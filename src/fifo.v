==> flow/design.v <==
package continuous_monitoring_system_pkg;
parameter XLEN = 64;
parameter RISC_V_INSTRUCTION_WIDTH = 32;
parameter AXI_DATA_WIDTH = 512;
parameter BRANCH_OPCODE = 7'b1100011;
parameter JAL_OPCODE = 7'b1101111;
parameter JALR_OPCODE = 7'b1100111;
parameter C_BRANCH_OPCODE = 2'b10;
parameter C_JAL_OPCODE = 2'b01;
parameter C_JALR_OPCODE = 2'b00;
parameter C_BRANCH_FUNCT3_2_MSB = 2'b11;
parameter C_JAL_FUNCT3_3_MSB = 3'b101;
parameter C_JALR_FUNCT4_3_MSB = 3'b100;
parameter RESYNC_TIMER_WIDTH = 8;
parameter RESYNC_TIMER_RESET_VALUE = 8'b00001010;
parameter WFI_INSTRUCTION = 32'h10500073;
parameter CTRL_ADDR_WIDTH = 8;  
parameter CTRL_DATA_WIDTH = 64;  
typedef enum logic [CTRL_ADDR_WIDTH - 1 : 0] {  
    TRIGGER_TRACE_START_ADDRESS_ENABLED,
    TRIGGER_TRACE_END_ADDRESS_ENABLED,
    TRIGGER_TRACE_START_ADDRESS,
    TRIGGER_TRACE_END_ADDRESS,
    MONITORED_ADDRESS_RANGE_LOWER_BOUND_ENABLED,
    MONITORED_ADDRESS_RANGE_UPPER_BOUND_ENABLED,
    MONITORED_ADDRESS_RANGE_LOWER_BOUND,
    MONITORED_ADDRESS_RANGE_UPPER_BOUND,
    WFI_STOPPED,
    CLK_COUNTER,
    LAST_WRITE_TIMESTAMP
    } ctrl_addr_t;
parameter CLK_COUNTER_WIDTH = 64;
parameter NO_OF_PERFORMANCE_EVENTS = 39;
parameter PERFORMANCE_EVENT_MOD_COUNTER_WIDTH = 7;
endpackage
`timescale 1ns/10ps
module async_fifo
#(
    parameter DATA_DEPTH = 8,
    parameter DATA_WIDTH = 32
)(
    input clk,
    input rst_n,
    input rd_en,
    input wr_en,
    input [DATA_WIDTH - 1:0] wr_data,
    output [DATA_WIDTH - 1:0] rd_data,
    output full,
    output empty,
    output half
);
    reg [$clog2(DATA_DEPTH):0] counter;
    reg [DATA_WIDTH - 1:0] data [0:DATA_DEPTH - 1];
    reg [$clog2(DATA_DEPTH) - 1:0] wr_ptr;
    reg [$clog2(DATA_DEPTH) - 1:0] rd_ptr;
    assign full = (counter == DATA_DEPTH);
    assign empty = (counter == 0);
    assign half = (counter <= (DATA_DEPTH / 2));
    assign rd_data = data[rd_ptr];
    initial begin
        counter <= 0;
        wr_ptr <= 0;
        rd_ptr <= 0;
    end
    always @(posedge clk or negedge rst_n) begin
        if(!rst_n) begin
           wr_ptr <= 0; 
        end
        else if(!full & wr_en) begin
            wr_ptr <= wr_ptr + 1;
            data[wr_ptr] <= wr_data;
        end
    end
    always @(posedge clk or negedge rst_n) begin
        if(!rst_n) begin
           rd_ptr <= 0; 
        end
        else if(!empty & rd_en) begin
            rd_ptr <= rd_ptr + 1;
        end
    end
    always @(posedge clk or negedge rst_n) begin
        if(!rst_n) begin
            counter <= 0;
        end
        else begin
            case({rd_en, wr_en})
            2'b00: counter <= counter;
            2'b11: begin
                if(empty) begin
                    counter <= counter + 1;
                end
            end
            2'b01: begin
                if(!full) begin
                    counter <= counter + 1;
                end
            end
            2'b10: begin
                if(!empty) begin
                    counter <= counter - 1;
                end
            end
            endcase
        end
    end
endmodule
module async_fifo_comparator
#(
    parameter DATA_DEPTH = 8,
    parameter DATA_WIDTH = 32
)(
    input clk,
    input rst_n,
    input rd_en,
    input wr_en,
    input [DATA_WIDTH - 1:0] wr_data,
    output [DATA_WIDTH - 1:0] rd_data,
    output full,
    output empty,
    output half,
    input [4:0] i_rs1,
    input [4:0] i_rs2,
    input i_rs1en,
    input i_rs2en,
    output o_result
);
    reg [$clog2(DATA_DEPTH):0] counter;
    reg [DATA_WIDTH - 1:0] data [0:DATA_DEPTH - 1];
    reg [$clog2(DATA_DEPTH) - 1:0] wr_ptr;
    reg [$clog2(DATA_DEPTH) - 1:0] rd_ptr;
    reg rd_valid [DATA_DEPTH - 1:0];
    reg wr_valid [DATA_DEPTH - 1:0];
    wire [DATA_DEPTH - 1:0] valid;
    wire [DATA_DEPTH - 1:0] rs1_valid;
    wire [DATA_DEPTH - 1:0] rs2_valid;
    assign full = (counter == DATA_DEPTH);
    assign empty = (counter == 0);
    assign half = (counter <= (DATA_DEPTH / 2));
    assign rd_data = data[rd_ptr];
    assign o_result = (|{rs1_valid} & i_rs1en & (i_rs1 != 0)) | (|{rs2_valid} & i_rs2en & (i_rs2 != 0));
    genvar i;
    generate for(i = 0; i < DATA_DEPTH; i = i + 1) begin
        assign valid[i] = rd_valid[i] ^ wr_valid[i];
        assign rs1_valid[i] = (i_rs1 == data[i]) & valid[i];
        assign rs2_valid[i] = (i_rs2 == data[i]) & valid[i];
    end     
    endgenerate
    integer j;
    initial begin
        counter <= 0;
        wr_ptr <= 0;
        rd_ptr <= 0;
        for(j = 0; j <= DATA_DEPTH; j = j + 1) begin: label0
            data[j] <= 0;
            rd_valid[j] <= 0;
            wr_valid[j] <= 0;
        end
    end
    always @(posedge clk or negedge rst_n) begin
        if(!rst_n) begin
            wr_ptr <= 0;
            for(j = 0; j <= DATA_DEPTH; j = j + 1) begin
                wr_valid[j] <= 0;
            end
        end
        else if(!full&  & wr_en) begin
            wr_ptr <= wr_ptr + 1;
            data[wr_ptr] <= wr_data;
            wr_valid[wr_ptr] <= ~wr_valid[wr_ptr];
        end
    end
    always @(posedge clk or negedge rst_n) begin
        if(!rst_n) begin
           rd_ptr <= 0; 
            for(j = 0; j <= DATA_DEPTH; j = j + 1) begin
                rd_valid[j] <= 0;
            end
        end
        else if(!empty & rd_en) begin
            rd_ptr <= rd_ptr + 1;
            rd_valid[rd_ptr] <= ~rd_valid[rd_ptr];
        end
    end
    always @(posedge clk or negedge rst_n) begin
        if(!rst_n) begin
            counter <= 0;
        end
        else begin
            case({rd_en, wr_en})
            2'b00, 2'b11: counter <= counter;
            2'b01: begin
                if(!full) begin
                    counter <= counter + 1;
                end
            end
            2'b10: begin
                if(!empty) begin
                    counter <= counter - 1;
                end
            end
            endcase
        end
    end
endmodule
module sync_fifo2
#(
    parameter DATA_DEPTH = 8,
    parameter DATA_WIDTH = 32
)(
    input clk,
    input rst_n,
    input rd_en,
    input wr_en,
    input [DATA_WIDTH - 1:0] wr_data,
    output [DATA_WIDTH - 1:0] rd_data,
    output full,
    output empty,
    output half,
    output reg [$clog2(DATA_DEPTH):0] counter
);
    reg [DATA_WIDTH - 1:0] data [0:DATA_DEPTH - 1];
    reg [$clog2(DATA_DEPTH) - 1:0] wr_ptr;
    reg [$clog2(DATA_DEPTH) - 1:0] rd_ptr;
    assign full = (counter == DATA_DEPTH);
    assign empty = (counter == 0);
    assign half = (counter <= (DATA_DEPTH / 2));
    assign rd_data = data[rd_ptr];
    initial begin
        counter <= 0;
        wr_ptr <= 0;
        rd_ptr <= 0;
    end
    always @(posedge clk) begin
        if(!rst_n) begin
           wr_ptr <= 0; 
        end
        else if(!full & wr_en) begin
            wr_ptr <= wr_ptr + 1;
            data[wr_ptr] <= wr_data;
        end
    end
    always @(posedge clk) begin
        if(!rst_n) begin
           rd_ptr <= 0; 
        end
        else if(!empty & rd_en) begin
            rd_ptr <= rd_ptr + 1;
        end
    end
    always @(posedge clk) begin
        if(!rst_n) begin
            counter <= 0;
        end
        else begin
            case({rd_en, wr_en})
            2'b00: counter <= counter;
            2'b11: begin
                if(empty) begin
                    counter <= counter + 1;
                end
            end
            2'b01: begin
                if(!full) begin
                    counter <= counter + 1;
                end
            end
            2'b10: begin
                if(!empty) begin
                    counter <= counter - 1;
                end
            end
            endcase
        end
    end
endmodule
=== Step by step through the tools: async_fifo_comparator ===
The steps from the RTL of async_fifo_comparator to its reports follow in flow order.
Line numbers count from 1 in the design file above.
Cell names lack the library's common part.
The mark n/a stands for no value.

* Top module: async_fifo_comparator
* Clock input: clk
* Library: sky130hd
* Library corner: tt_025C_1v80

=== After elaboration ===
Source: Yosys, flattened and elaborated. Widths are those after wreduce. Registers that Yosys merges into a memory's read port (data or address) are not register bits. Print and check cells do not count. Equal cells are merged and count once.

* Flip-flop bits (word level): 282
* Elaborated cells: 143
* Input bits: 48
* Output and inout bits: 36

* Add/sub/neg operators: 4
* $lt $le $gt $ge: 1
* Reduce/logical cells: 35
* Muxes and demuxes: 8
* Bitwise gates (word level): 33
* Equality and inequality tests: 35

{| class="wikitable"
|+ Operators with widths
! kind !! count
|-
| == test 5 x 32 -> 1 bit || 16
|-
| case mux 32 bit (select 8 bit) || 1
|-
| AND reduction 2 bit || 16
|-
| AND reduction 3 bit || 9
|-
| == test 3 bit with constant B || 8
|-
| bitwise AND 1 bit || 22
|-
| OR reduction 8 bit || 2
|-
| case mux 1 bit (select 8 bit) || 2
|-
| == test 3 x 2 -> 1 bit with constant B || 4
|-
| nonzero test 5 bit || 2
|-
| bitwise XOR 1 bit || 8
|-
| case mux 4 bit (select 2 bit) || 1
|-
| 2-to-1 mux 4 bit || 2
|-
| adder 3 x 1 -> 3 bit with constant B || 2
|-
| == test 3 x 1 -> 1 bit with constant B || 2
|-
| zero test 3 bit || 2
|-
| inequality test 2 bit with constant B || 2
|-
| adder 4 x 1 -> 4 bit with constant B || 1
|-
| subtractor 4 x 1 -> 4 bit with constant B || 1
|-
| less-or-equal comparator 4 x 3 -> 1 bit with constant B || 1
|-
| == test 4 bit with constant B || 1
|-
| zero test 4 bit || 1
|-
| inverter 1 bit || 2
|-
| zero test 1 bit || 2
|-
| == test 2 x 1 -> 1 bit with constant B || 1
|-
| == test 2 bit with constant B || 1
|-
| nonzero test 2 bit || 1
|-
| 2-to-1 mux 1 bit || 2
|-
| bitwise OR 1 bit || 1
|}

=== Logic depth ===
Depth = most cells in a row (Yosys ltp): at word level without a register or memory, in the mapped netlist without a sequential cell, where the memories' decode and read muxes count.

* Depth after elaboration: 6
* ABC_AREA: 0
* Depth in mapped cells: 9
* Gate-level depth less buffers: 8

=== Mapped cells and area ===
Yosys stat after the flow's synthesis: flattened, memories mapped to cells. It holds for the ABC_AREA given above (unset counts as 0); a run with the other value may have another netlist.

* Flip-flop cells: 282
* Chip area (Yosys): 12,575.8 sq um
* Standard cells after synthesis: 883
* Area of sequential cells: 8,338.0 sq um

{| class="wikitable"
|+ Cell types
! type !! count !! area in all (sq um)
|-
| edfxtp_1 || 256 || 7.69E+03
|-
| dfrtp_1 || 26 || 650.624
|-
| mux2_2 || 54 || 608.083
|-
| xnor2_1 || 52 || 455.437
|-
| xor2_1 || 42 || 367.853
|-
| a222oi_1 || 34 || 340.326
|-
| nor4_1 || 49 || 306.544
|-
| nand2_1 || 70 || 262.752
|-
| a41oi_1 || 27 || 236.477
|-
| ha_1 || 14 || 175.168
|-
| nor2_1 || 44 || 165.158
|-
| nor3_1 || 26 || 130.125
|-
| buf_2 || 25 || 125.12
|-
| a221oi_1 || 13 || 113.859
|-
| mux2_1 || 9 || 101.347
|-
| nand4_1 || 16 || 100.096
|-
| nand3_1 || 18 || 90.086
|-
| clkbuf_1 || 21 || 78.826
|}

Not listed: further types 28, cells in them 87.

=== Worst setup path after synthesis ===
Source: OpenSTA report_checks on the synthesized netlist (no wires, ideal clock, input and output delay 20% of the period each), path of least setup slack; recovery checks are left aside. Register names are those of the netlist, which keeps one name where synthesis merged equal registers.

* Kind: input to register
* From: in wr_en
* To: reg data[0][0]
* Clock period: 4.37 ns
* Setup slack: 0.191 ns
* Driving pins on the path: 4
* Launch time at the first pin: 0.874 ns
* Delay of the path: 3.305 ns
* Data required time: 3.902 ns
* Arrival time: 3.711 ns
* Period reached after synthesis: 4.179 ns

"delay of the path" = arrival - input delay + setup time.
"driving pins on the path": output pins that drive a net of the path, with the launching flip-flop's if there is one; two outputs of one cell count as two.
"period reached after synthesis" = period - worst setup slack (recovery checks aside). The figure is calculated, with input and output delays left at 20% of the set period.
The rows between start and end are the longest chain of elaborated cells between them; the timing report does not say that the signal goes this way. Where chains are equally long, one stands for them.
Each line given opens the expression or statement behind the cell; cells for indexed reads and writes are added by Yosys, which also makes memories of some case tables.

* Cells stage by stage: and2_1 -> buf_2 -> nand2_1 -> nor3b_1
* Length of the longest elaborated chain: 2

{| class="wikitable"
|+ RTL lines, path post-synthesis
! element !! RTL line !! text
|-
| start: declaration || 116 || <nowiki>input wr_en,</nowiki>
|-
| bitwise AND 1 bit || 167 || <nowiki>else if(!full&  & wr_en) begin</nowiki>
|-
| AND reduction 3 bit || n/a ||
|-
| end: assignment || 169 || <nowiki>data[wr_ptr] <= wr_data;</nowiki>
|-
| end: declaration || 129 || <nowiki>reg [DATA_WIDTH - 1:0] data [0:DATA_DEPTH - 1];</nowiki>
|}

=== Timing after layout ===
Path of least setup slack in the final report of run B (OpenROAD, finished layout, wires in). Where an end is a register, its clock arrival counts in the times.

* Kind: register to output
* From: reg data[6][17]
* To: out o_result
* Data required time: 2.32 ns
* Arrival time: 2.64 ns
* Setup slack: -0.32 ns
* Output delay: 0.58 ns
* Clock period: 2.9 ns
* Launch time at the first pin: 0.57 ns
* Driving pins on the path: 10

The rows between start and end are the longest chain of elaborated cells between them; the timing report does not say that the signal goes this way. Where chains are equally long, one stands for them.

* Cells stage by stage: edfxtp_1 -> nor4_4 -> buf_4 -> nand4_1 -> nor2_4 -> buf_6 -> a22oi_2 -> and4_1 -> o22ai_1 -> buf_2
* Length of the longest elaborated chain: 6

{| class="wikitable"
|+ RTL lines, path after layout
! element !! RTL line !! text
|-
| start: declaration || 129 || <nowiki>reg [DATA_WIDTH - 1:0] data [0:DATA_DEPTH - 1];</nowiki>
|-
| start: assignment || 169 || <nowiki>data[wr_ptr] <= wr_data;</nowiki>
|-
| == test 5 x 32 -> 1 bit || 145 || <nowiki>assign rs1_valid[i] = (i_rs1 == data[i]) & valid[i];</nowiki>
|-
| bitwise AND 1 bit || 145 ||
|-
| OR reduction 8 bit || 141 || <nowiki>assign o_result = (|{rs1_valid} & i_rs1en & (i_rs1 != 0)) | (|{rs2_valid} & i_rs2en & (i_rs2 != 0));</nowiki>
|-
| bitwise AND 1 bit x2 || 141 ||
|-
| bitwise OR 1 bit || 141 ||
|-
| end: declaration || 126 || <nowiki>output o_result</nowiki>
|}

Design async_fifo_comparator on sky130hd. What follows are 2 stored runs of the flow, each under its own settings; their order means nothing. The constraints put input and output delay at 20% of the set period each and load the outputs with 0.01 pF.
"achieved clock period" is the run's clock period less its worst setup slack. It is reckoned from that one timing run; input and output delays stay at 20% of the period that was set.
"critical setup path time" = time allowed to the worst setup path (clock period - input delay - output delay, where it has them) - its slack; a late launch clock adds to it, a late capture clock takes from it.
"power consumption": no workload was simulated; the value follows from the tool's default switching activity.

=== Run A ===
{| class="wikitable"
! Setting !! Value
|-
| period_ns || 4.56
|-
| CORE_UTILIZATION || 56
|-
| SETUP_SLACK_MARGIN || 0.94
|-
| PLACE_DENSITY || 0.61
|-
| CORE_MARGIN || 7
|-
| CELL_PAD_IN_SITES_DETAIL_PLACEMENT || 2
|-
| GPL_ROUTABILITY_DRIVEN || 1
|-
| CTS_CLUSTER_SIZE || 58
|-
| CTS_CLUSTER_DIAMETER || 312
|-
| MIN_ROUTING_LAYER || met1
|-
| CAP_MARGIN || 20
|-
| SLEW_MARGIN || 20
|}
Stopped before the end: placement reported DPL-0033.

=== Run B ===
{| class="wikitable"
! Setting !! Value
|-
| period_ns || 2.9
|-
| CORE_UTILIZATION || 16
|-
| SETUP_SLACK_MARGIN || 0.18
|-
| PLACE_DENSITY_LB_ADDON || 0.3
|-
| CORE_ASPECT_RATIO || 1.19
|-
| CELL_PAD_IN_SITES_DETAIL_PLACEMENT || 1
|-
| GPL_ROUTABILITY_DRIVEN || 1
|-
| CTS_CLUSTER_SIZE || 90
|-
| MAX_ROUTING_LAYER || met5
|-
| CAP_MARGIN || 20
|-
| CORE_MARGIN || 2
|-
| SLEW_MARGIN || 20
|-
! Result !! Value
|-
| Chip area in the Yosys report || 12,575.8 sq um
|-
| Area of the die || 80,865.6 sq um
|-
| Area of the standard cells in the finished layout || 17,798.3 sq um
|-
| Post-route utilization || 22.8 %
|-
| Setup slack of the worst path || -0.322 ns
|-
| Sum of negative setup slack || -7.303 ns
|-
| Worst-case hold slack || 0.575 ns
|-
| Power consumption || 0.016919 W
|-
| Achieved clock period || 3.222 ns
|-
| Critical setup path time || 2.64 ns
|-
| Worst path kind || register to output
|}
